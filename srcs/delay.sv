==> flow/design.v <==
`timescale 1ns / 1ps
`default_nettype none
module delay (
    input wire clk,
    input wire en,
    input wire [63:0] delay,
    output reg ready
    );
    typedef enum {
        STATE_IDLE,
        STATE_RUNNING
    } STATE;
    logic [64:0] cnt;
    logic state = STATE_IDLE;
    always_ff @(posedge clk) begin
        case (state)
            STATE_IDLE: begin
                cnt <= 0;
                ready <= 0;
                state <= en ? STATE_RUNNING : STATE_IDLE;
            end
            STATE_RUNNING: begin
                state <= cnt == delay ? STATE_IDLE : STATE_RUNNING;
                ready <= cnt == delay ? 1 : 0;
                cnt <= cnt + 1;
            end
        endcase
    end
endmodule
From RTL to reports: delay. The steps from the RTL of delay to its reports follow in flow order. Lines are those of the file above, counted from 1. Operators carry their Yosys type and port widths (W data, S select, Z words). Cell names lack the library's common part. A cell with n/a has no value.

Top: delay. Clock: clk. Library: sky130hd. Library corner: tt_025C_1v80.

Word-level counts. Counts by Yosys on the flattened word-level netlist (proc, flatten, opt, wreduce; memories kept). Register bits leave out memories and registers merged into their read ports (data or address); mux counts leave out enables and synchronous resets folded into registers. Print and check cells are left out. Cells with the same type and inputs are merged into one.

Register bits: 67. The figure for input bits is 66. For output and inout bits the number is 1. For cells after elaboration the number is 12.

The figure for $add $sub $neg is 1. Eq/ne operators: 1. The entry for mux-type cells reads 6. For bitwise logic cells the number is 1.

Operators with widths (count): $pmux W65 S2 (1); $add A65 B1 Y65 const B (1); $eq A65 B64 Y1 (1); $pmux W1 S2 (2); $mux W1 (3); $not A1 Y1 (1).

Depth. Yosys ltp: most cells in a row. Word level: on the elaborated netlist, between registers, memories and ports. Mapped: between sequential cells and ports; inverters and the memories' decode and read muxes count.

The figure for depth after elaboration is 3. For ABC_AREA the number is 0. The entry for mapped depth reads 7. The entry for depth with buffers taken out reads 6.

After synthesis. Yosys stat after the flow's synthesis: flattened, memories mapped to cells. It holds for the ABC_AREA given above (unset counts as 0); a run with the other value may have another netlist. The area totals of this step are shown rounded.

The entry for cell count reads 467. For mapped area the number is 3850 um2. The entry for sequential part of the area reads 1340 um2. Flip-flop cells: 67.

Cell types: dfxtp_1 (count 67, area in all 1.34E+03 um2); xor2_1 (count 54, area in all 472.954 um2); xnor2_1 (count 38, area in all 332.819 um2); nand4_1 (count 29, area in all 181.424 um2); or4_1 (count 23, area in all 172.666 um2); a21oi_1 (count 30, area in all 150.144 um2); nand3_1 (count 30, area in all 150.144 um2); nor2_1 (count 38, area in all 142.637 um2); nor4_1 (count 16, area in all 100.096 um2); o31ai_1 (count 13, area in all 97.594 um2); nand2_1 (count 24, area in all 90.086 um2); o21ai_0 (count 17, area in all 85.082 um2); and3_1 (count 9, area in all 56.304 um2); clkbuf_1 (count 15, area in all 56.304 um2); or3_1 (count 9, area in all 56.304 um2); nor3_1 (count 10, area in all 50.048 um2); and4_1 (count 5, area in all 43.792 um2); inv_1 (count 11, area in all 41.29 um2).

Not listed: further types 19, cells in them 29.

Worst setup path after synthesis. OpenSTA on the mapped netlist: ideal clock, no wires. The path of least setup slack (recovery checks aside). Input and output delay are each 20% of the period. Register names are those of the netlist, which keeps one name where synthesis merged equal registers.

Kind: register to register. Start: register cnt[0]. End: register cnt[56]. The figure for period is 2.3 ns. Arrival: 1.916 ns. Path slack: 0.314 ns. Path delay: 1.986 ns. For stages the number is 8. The figure for buffers on the path is 1. The figure for synthesis period reached is 1.986 ns.

"path delay" = arrival - input delay + setup time. "stages" counts driving pins, that of a launching flip-flop among them; a cell with two outputs on the path counts twice. "synthesis period reached" is the clock period less the worst setup slack; recovery checks do not enter. This is arithmetic on one report: input and output delays are still those of the set period (20% each). The rows between start and end are the longest chain of elaborated cells between them; the timing report does not say that the signal goes this way. Where chains are equally long, one stands for them. A line is the first line of the expression or statement that the cell stems from. Yosys adds cells for indexed reads and writes and turns some case tables into memories.

Path through: dfxtp_1 ha_1 and4_1 clkbuf_1 and2_1 nand2_1 or4_1 a21oi_1. Cells in the longest elaborated chain: 2. The entry for elaborated cells between the ends (all ways) reads 2. Source lines of those cells: 2.

Ends and longest elaborated chain, post-synthesis: start, declared (line 13) `logic [64:0] cnt;`; start, assigned (line 18) `cnt <= 0;`; start, assigned (line 25) `cnt <= cnt + 1;`; $add A65 B1 Y65 (line 25); $pmux W65 S2 (line 16) `case (state)`; end, assigned (line 18); end, assigned (line 25); end, declared (line 13).

Path in the finished layout. From the final timing report of run 1: the path of least setup slack in the routed layout; clock arrival at registers is part of the times.

Kind: input to register. Start: input delay[7]. End: register state. The figure for period is 2.53 ns. Arrival: 2.51 ns. Path slack: 0.27 ns. For stages the number is 7. The figure for buffers on the path is 2.

The rows between start and end are the longest chain of elaborated cells between them; the timing report does not say that the signal goes this way. Where chains are equally long, one stands for them.

Path through: clkdlybuf4s50_1 xor2_1 nor4_1 buf_4 nand4_1 or4_1 o22a_1. Cells in the longest elaborated chain: 3. The entry for elaborated cells between the ends (all ways) reads 3.

Ends and longest elaborated chain, after layout: start, declared (line 6) `input wire [63:0] delay,`; $eq A65 B64 Y1 (line 23) `state <= cnt == delay ? STATE_IDLE : STATE_RUNNING;`; $mux W1 (line 23); $pmux W1 S2 (line 16) `case (state)`; end, assigned (line 20) `state <= en ? STATE_RUNNING : STATE_IDLE;`; end, assigned (line 23); end, declared (line 14) `logic state = STATE_IDLE;`.

Appendix: measured runs

Top module delay; platform sky130hd; tools Yosys and OpenROAD; 2 stored runs in no particular order. Input and output delays are each 20% of the period that was set; the output load is 0.01 pF. "reached clock period" = clock period - worst setup slack. The figure is calculated, with input and output delays left at 20% of the set period. "time of the worst setup path" is the time allowed to the run's worst setup path (the clock period less input and output delay, where it has them) less its slack. Clock arrival times count: a late capture clock shortens it, a late launch clock lengthens it. By "overall power" is meant OpenSTA's value without simulated activity: inputs other than the clock are taken to toggle once in ten clock periods, and the tool carries that through the logic. The measured numbers are rounded.

Run 1 has these settings: period_ns 2.53; CAP_MARGIN 20; CORE_MARGIN 2; CORE_UTILIZATION 40; SLEW_MARGIN 20. The Yosys chip area after synthesis comes to 3850 um2. The area inside the die boundary stands at 10400 um2. The standard-cell area of the final layout comes to 4980 um2. The utilization after layout stands at 53.6 %. For the setup slack of the worst path the run shows 0.271 ns. The total negative setup slack comes to 0.000 ns. The worst hold slack in the final report comes to 0.474 ns. The overall power is 2930 uW. The measured reached clock period is 2.259 ns. The time of the worst setup path stands at 1.75 ns. Class of the worst setup path: input to register.

Run 2 has these settings: period_ns 2.14; CORE_UTILIZATION 61; SETUP_SLACK_MARGIN 0.48; PLACE_DENSITY_LB_ADDON 0.16; CELL_PAD_IN_SITES_DETAIL_PLACEMENT 1; TNS_END_PERCENT 30; GPL_ROUTABILITY_DRIVEN 0; CAP_MARGIN 20; CORE_MARGIN 2; SLEW_MARGIN 20. Outcome: not finished: placement ended with error DPL-0033.

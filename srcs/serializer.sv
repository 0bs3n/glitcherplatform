==> flow/design.v <==
`timescale 1ns / 1ps
`default_nettype none
module serializer64 (
    input  wire clk,
    input  wire en,
    input  wire [63:0] in,
    output reg out
    );
    typedef enum {
        STATE_IDLE,
        STATE_RUNNING
    } STATE;
    STATE state;
    logic [7:0] bit_count;
    logic [63:0] buffer;
    localparam input_width = 'd64;
    always_ff @(posedge clk) begin
        state <= en ? STATE_RUNNING : STATE_IDLE;
        case (state)
            STATE_IDLE: begin
                out <= 0;
                bit_count <= 0;
                state <= en ? STATE_RUNNING : STATE_IDLE;
                buffer <= en ? in : 0;
            end
            STATE_RUNNING: begin
                if (bit_count == input_width) begin
                    state <= STATE_IDLE;
                end else begin
                    bit_count <= bit_count + 1;
                    out <= buffer[63];
                    buffer <= { buffer[62:0], 1'b0 };
                    state <= STATE_RUNNING;
                end
            end
        endcase
    end    
endmodule
### Tool chain data of serializer64

The steps from the RTL of serializer64 to its reports follow in flow order.
Line numbers count from 1 in the design file above.
Operators carry their Yosys type and port widths (W data, S select, Z words).
Cell names lack the library's common part.
A cell with - has no value.

| set-up | value |
|---|---|
| design top | serializer64 |
| clock port | clk |
| cell library | sky130hd |
| corner | tt_025C_1v80 |

### After elaboration

Source: Yosys, flattened and elaborated, memories not mapped. Widths are those after wreduce. Registers that Yosys merges into a memory's read port (data or address) are not register bits. Print and check cells do not count. Equal cells are merged and count once.

| storage and ports | value |
|---|---|
| register bits after elaboration | 74 |
| bits in latches | 0 |
| bits in writable memories | 0 |
| ROM bits | 0 |
| clocked read ports x word width | 0 |
| memories kept | 0 |
| bits of input ports | 66 |
| output and inout port bits | 1 |
| elaborated cells | 21 |

| operators by class | value |
|---|---|
| add/subtract/negate cells | 1 |
| multipliers | 0 |
| div/mod/pow operators | 0 |
| $lt $le $gt $ge | 0 |
| equal/unequal tests | 3 |
| shift operators | 0 |
| multiplexer cells | 10 |
| bitwise logic cells | 0 |
| reduce/logical cells | 3 |

Operator list:

| operator | number |
|---|---|
| $pmux W64 S2 | 1 |
| $mux W64 | 2 |
| $logic_not A32 Y1 | 1 |
| $pmux W8 S2 | 1 |
| $add A8 B1 Y8 const B | 1 |
| $eq A8 B7 Y1 const B | 1 |
| $mux W8 | 1 |
| $mux W1 | 4 |
| $ne A2 B2 Y1 const B | 1 |
| $reduce_and A2 Y1 | 1 |
| $reduce_bool A2 Y1 | 1 |
| $pmux W1 S2 | 1 |
| $eq A1 B1 Y1 const B | 1 |

### Longest topological paths

Yosys ltp: most cells in a row. Word level: on the elaborated netlist, between registers, memories and ports. Mapped: between sequential cells and ports; inverters and the memories' decode and read muxes count.

| logic depth | value |
|---|---|
| depth in word-level cells | 3 |
| ABC_AREA | 0 |
| depth in mapped cells | 5 |
| gate-level depth less buffers | 5 |

### Mapped cells and area

Yosys stat after the flow's synthesis: flattened, memories mapped to cells. It holds for the ABC_AREA given above (unset counts as 0); a run with the other value may have another netlist.

Cells by type:

| cell type | number | area in all (µm²) |
|---|---|---|
| edfxtp_1 | 73 | 2.19E+03 |
| a22o_1 | 63 | 551.779 |
| buf_4 | 7 | 52.55 |
| dfxtp_1 | 2 | 40.038 |
| and2_1 | 6 | 37.536 |
| nand3_1 | 6 | 30.029 |
| ha_1 | 2 | 25.024 |
| buf_2 | 4 | 20.019 |
| mux2i_1 | 2 | 20.019 |
| clkbuf_1 | 5 | 18.768 |
| nand2_1 | 5 | 18.768 |
| xnor2_1 | 2 | 17.517 |
| o21ai_0 | 3 | 15.014 |
| nand2b_1 | 2 | 12.512 |
| nor2b_1 | 2 | 12.512 |
| inv_1 | 3 | 11.261 |
| nor4bb_1 | 1 | 10.01 |
| xor2_1 | 1 | 8.758 |

Not listed: further types 6, cells in them 6.

| synthesis totals | value |
|---|---|
| cells in the netlist | 195 |
| mapped area | 3134.3 µm² |
| sequential part of the area | 2232.1 µm² |
| flip-flops | 75 |
| buffer cells | 16 |

### Timing after synthesis

Path of least setup slack by OpenSTA after synthesis, without wires, with an ideal clock, recovery checks aside; 20% of the period is set as input and as output delay. Where synthesis merged equal registers, the netlist keeps one of their names.

| timing after synthesis | value |
|---|---|
| path kind | register -> register |
| start point | reg bit_count[0] |
| end point | reg bit_count[0] |
| clock period | 3.87 ns |
| setup time | 0.437 ns |
| launch time at the first pin | 0.000 ns |
| arrival time | 2.548 ns |
| data required time | 3.433 ns |
| path slack | 0.885 ns |
| delay of the path | 2.985 ns |
| stages | 6 |
| buffers on the path | 0 |
| synthesis period reached | 2.985 ns |

"delay of the path" = arrival - input delay + setup time.
"stages" counts driving pins, that of a launching flip-flop among them; a cell with two outputs on the path counts twice.
"synthesis period reached" = period - worst setup slack (recovery checks aside). The figure is calculated, with input and output delays left at 20% of the set period.
Between the ends stands the longest chain of elaborated cells between them, by number of cells; it is not shown to be the way that was timed. Of several equally long chains one is given.
Each line given opens the expression or statement behind the cell; cells for indexed reads and writes are added by Yosys, which also makes memories of some case tables.
The path ends at the enable pin of a flip-flop; only ways to that pin are counted.

| on the way, after synthesis | value |
|---|---|
| cells stage by stage | edfxtp_1 inv_1 ha_1 nor4bb_1 nand3_1 o21a_1 |
| cells in the longest elaborated chain | 3 |
| elaborated cells on any way between the ends | 3 |
| source lines of those cells | 1 |
| those cells by class | eq/ne: 2; reduce/logical: 1 |

RTL lines, path after synthesis:

| item | line | text |
|---|---|---|
| from (decl) | 14 | `logic [7:0] bit_count;` |
| from (assign) | 22 | `bit_count <= 0;` |
| from (assign) | 30 | `bit_count <= bit_count + 1;` |
| $eq A8 B7 Y1 | 27 | `if (bit_count == input_width) begin` |
| $ne A2 B2 Y1 | - |  |
| $reduce_and A2 Y1 | - |  |
| to (assign) | 22 |  |
| to (assign) | 30 |  |
| to (decl) | 14 |  |

### Worst path after layout

Path of least setup slack in the final report of run A (OpenROAD, finished layout, wires in). Where an end is a register, its clock arrival counts in the times.

| timing post-layout | value |
|---|---|
| path kind | register -> register |
| start point | reg bit_count[0] |
| end point | reg buffer[34] |
| clock period | 3.92 ns |
| setup time | 0.26 ns |
| launch time at the first pin | 0.35 ns |
| arrival time | 2.27 ns |
| data required time | 4.00 ns |
| path slack | 1.72 ns |
| stages | 7 |
| buffers on the path | 1 |

Between the ends stands the longest chain of elaborated cells between them, by number of cells; it is not shown to be the way that was timed. Of several equally long chains one is given.
The path ends at the enable pin of a flip-flop; only ways to that pin are counted.

| on the way, post-layout | value |
|---|---|
| cells stage by stage | edfxtp_1 inv_1 ha_1 nor4bb_1 nand3_1 o21a_4 buf_16 |
| cells in the longest elaborated chain | 3 |
| elaborated cells on any way between the ends | 3 |
| source lines of those cells | 1 |
| those cells by class | eq/ne: 2; reduce/logical: 1 |

RTL lines, path post-layout:

| item | line | text |
|---|---|---|
| from (decl) | 14 | `logic [7:0] bit_count;` |
| from (assign) | 22 | `bit_count <= 0;` |
| from (assign) | 30 | `bit_count <= bit_count + 1;` |
| $eq A8 B7 Y1 | 27 | `if (bit_count == input_width) begin` |
| $ne A2 B2 Y1 | - |  |
| $reduce_and A2 Y1 | - |  |
| to (assign) | 24 | `buffer <= en ? in : 0;` |
| to (assign) | 32 | `buffer <= { buffer[62:0], 1'b0 };` |
| to (decl) | 15 | `logic [63:0] buffer;` |

==> results <==
Record of 2 stored runs of the RTL-to-layout flow on serializer64, platform sky130hd. The runs are unordered. Constraints: input delay and output delay 20% of the set period each, output load 0.01 pF.
"period achieved" means the clock period less the worst setup slack. The figure is calculated, with input and output delays left at 20% of the set period.
"time of the worst setup path" is the time allowed to the run's worst setup path (the clock period less input and output delay, where it has them) less its slack. Clock arrival times count: a late capture clock shortens it, a late launch clock lengthens it.
By "power consumption" is meant OpenSTA's value without simulated activity: inputs other than the clock are taken to toggle once in ten clock periods, and the tool carries that through the logic.
Among the settings, - means not set for that run.

| run name | period_ns | CORE_UTILIZATION | SETUP_SLACK_MARGIN | PLACE_DENSITY_LB_ADDON | CORE_ASPECT_RATIO | CELL_PAD_IN_SITES_GLOBAL_PLACEMENT | CELL_PAD_IN_SITES_DETAIL_PLACEMENT | GPL_TIMING_DRIVEN | CTS_CLUSTER_SIZE | CTS_CLUSTER_DIAMETER | CAP_MARGIN | CORE_MARGIN | SLEW_MARGIN | TNS_END_PERCENT | ABC_AREA | GPL_ROUTABILITY_DRIVEN | MAX_ROUTING_LAYER | lowest hold slack (ns) | period achieved (ns) | setup TNS (ns) | standard-cell area of the final layout (µm²) | power consumption (mW) | setup slack of the worst path (ns) | area of the synthesized netlist (µm²) | final utilization (%) | time of the worst setup path (ns) | worst setup path kind | die outline area (µm²) |
|---|---|---|---|---|---|---|---|---|---|---|---|---|---|---|---|---|---|---|---|---|---|---|---|---|---|---|---|---|
| run A | 3.92 | 56 | 0.5 | 0.13 | 1.18 | 0 | 1 | 0 | 44 | 393 | 20 | 2 | 20 | - | - | - | - | 0.525 | 2.196 | 0.000 | 4124.0 | 3.483 | 1.724 | 3134.3 | 76.3 | 2.20 | register -> register | 6213.3 |
| run B | 2.75 | 45 | 0.42 | 0.11 | - | 1 | - | 1 | 88 | 174 | 40 | 2 | 20 | 65 | 0 | 1 | met5 | 0.490 | 2.149 | 0.000 | 4072.7 | 4.582 | 0.601 | 3134.3 | 60.3 | 2.15 | register -> register | 7648.4 |
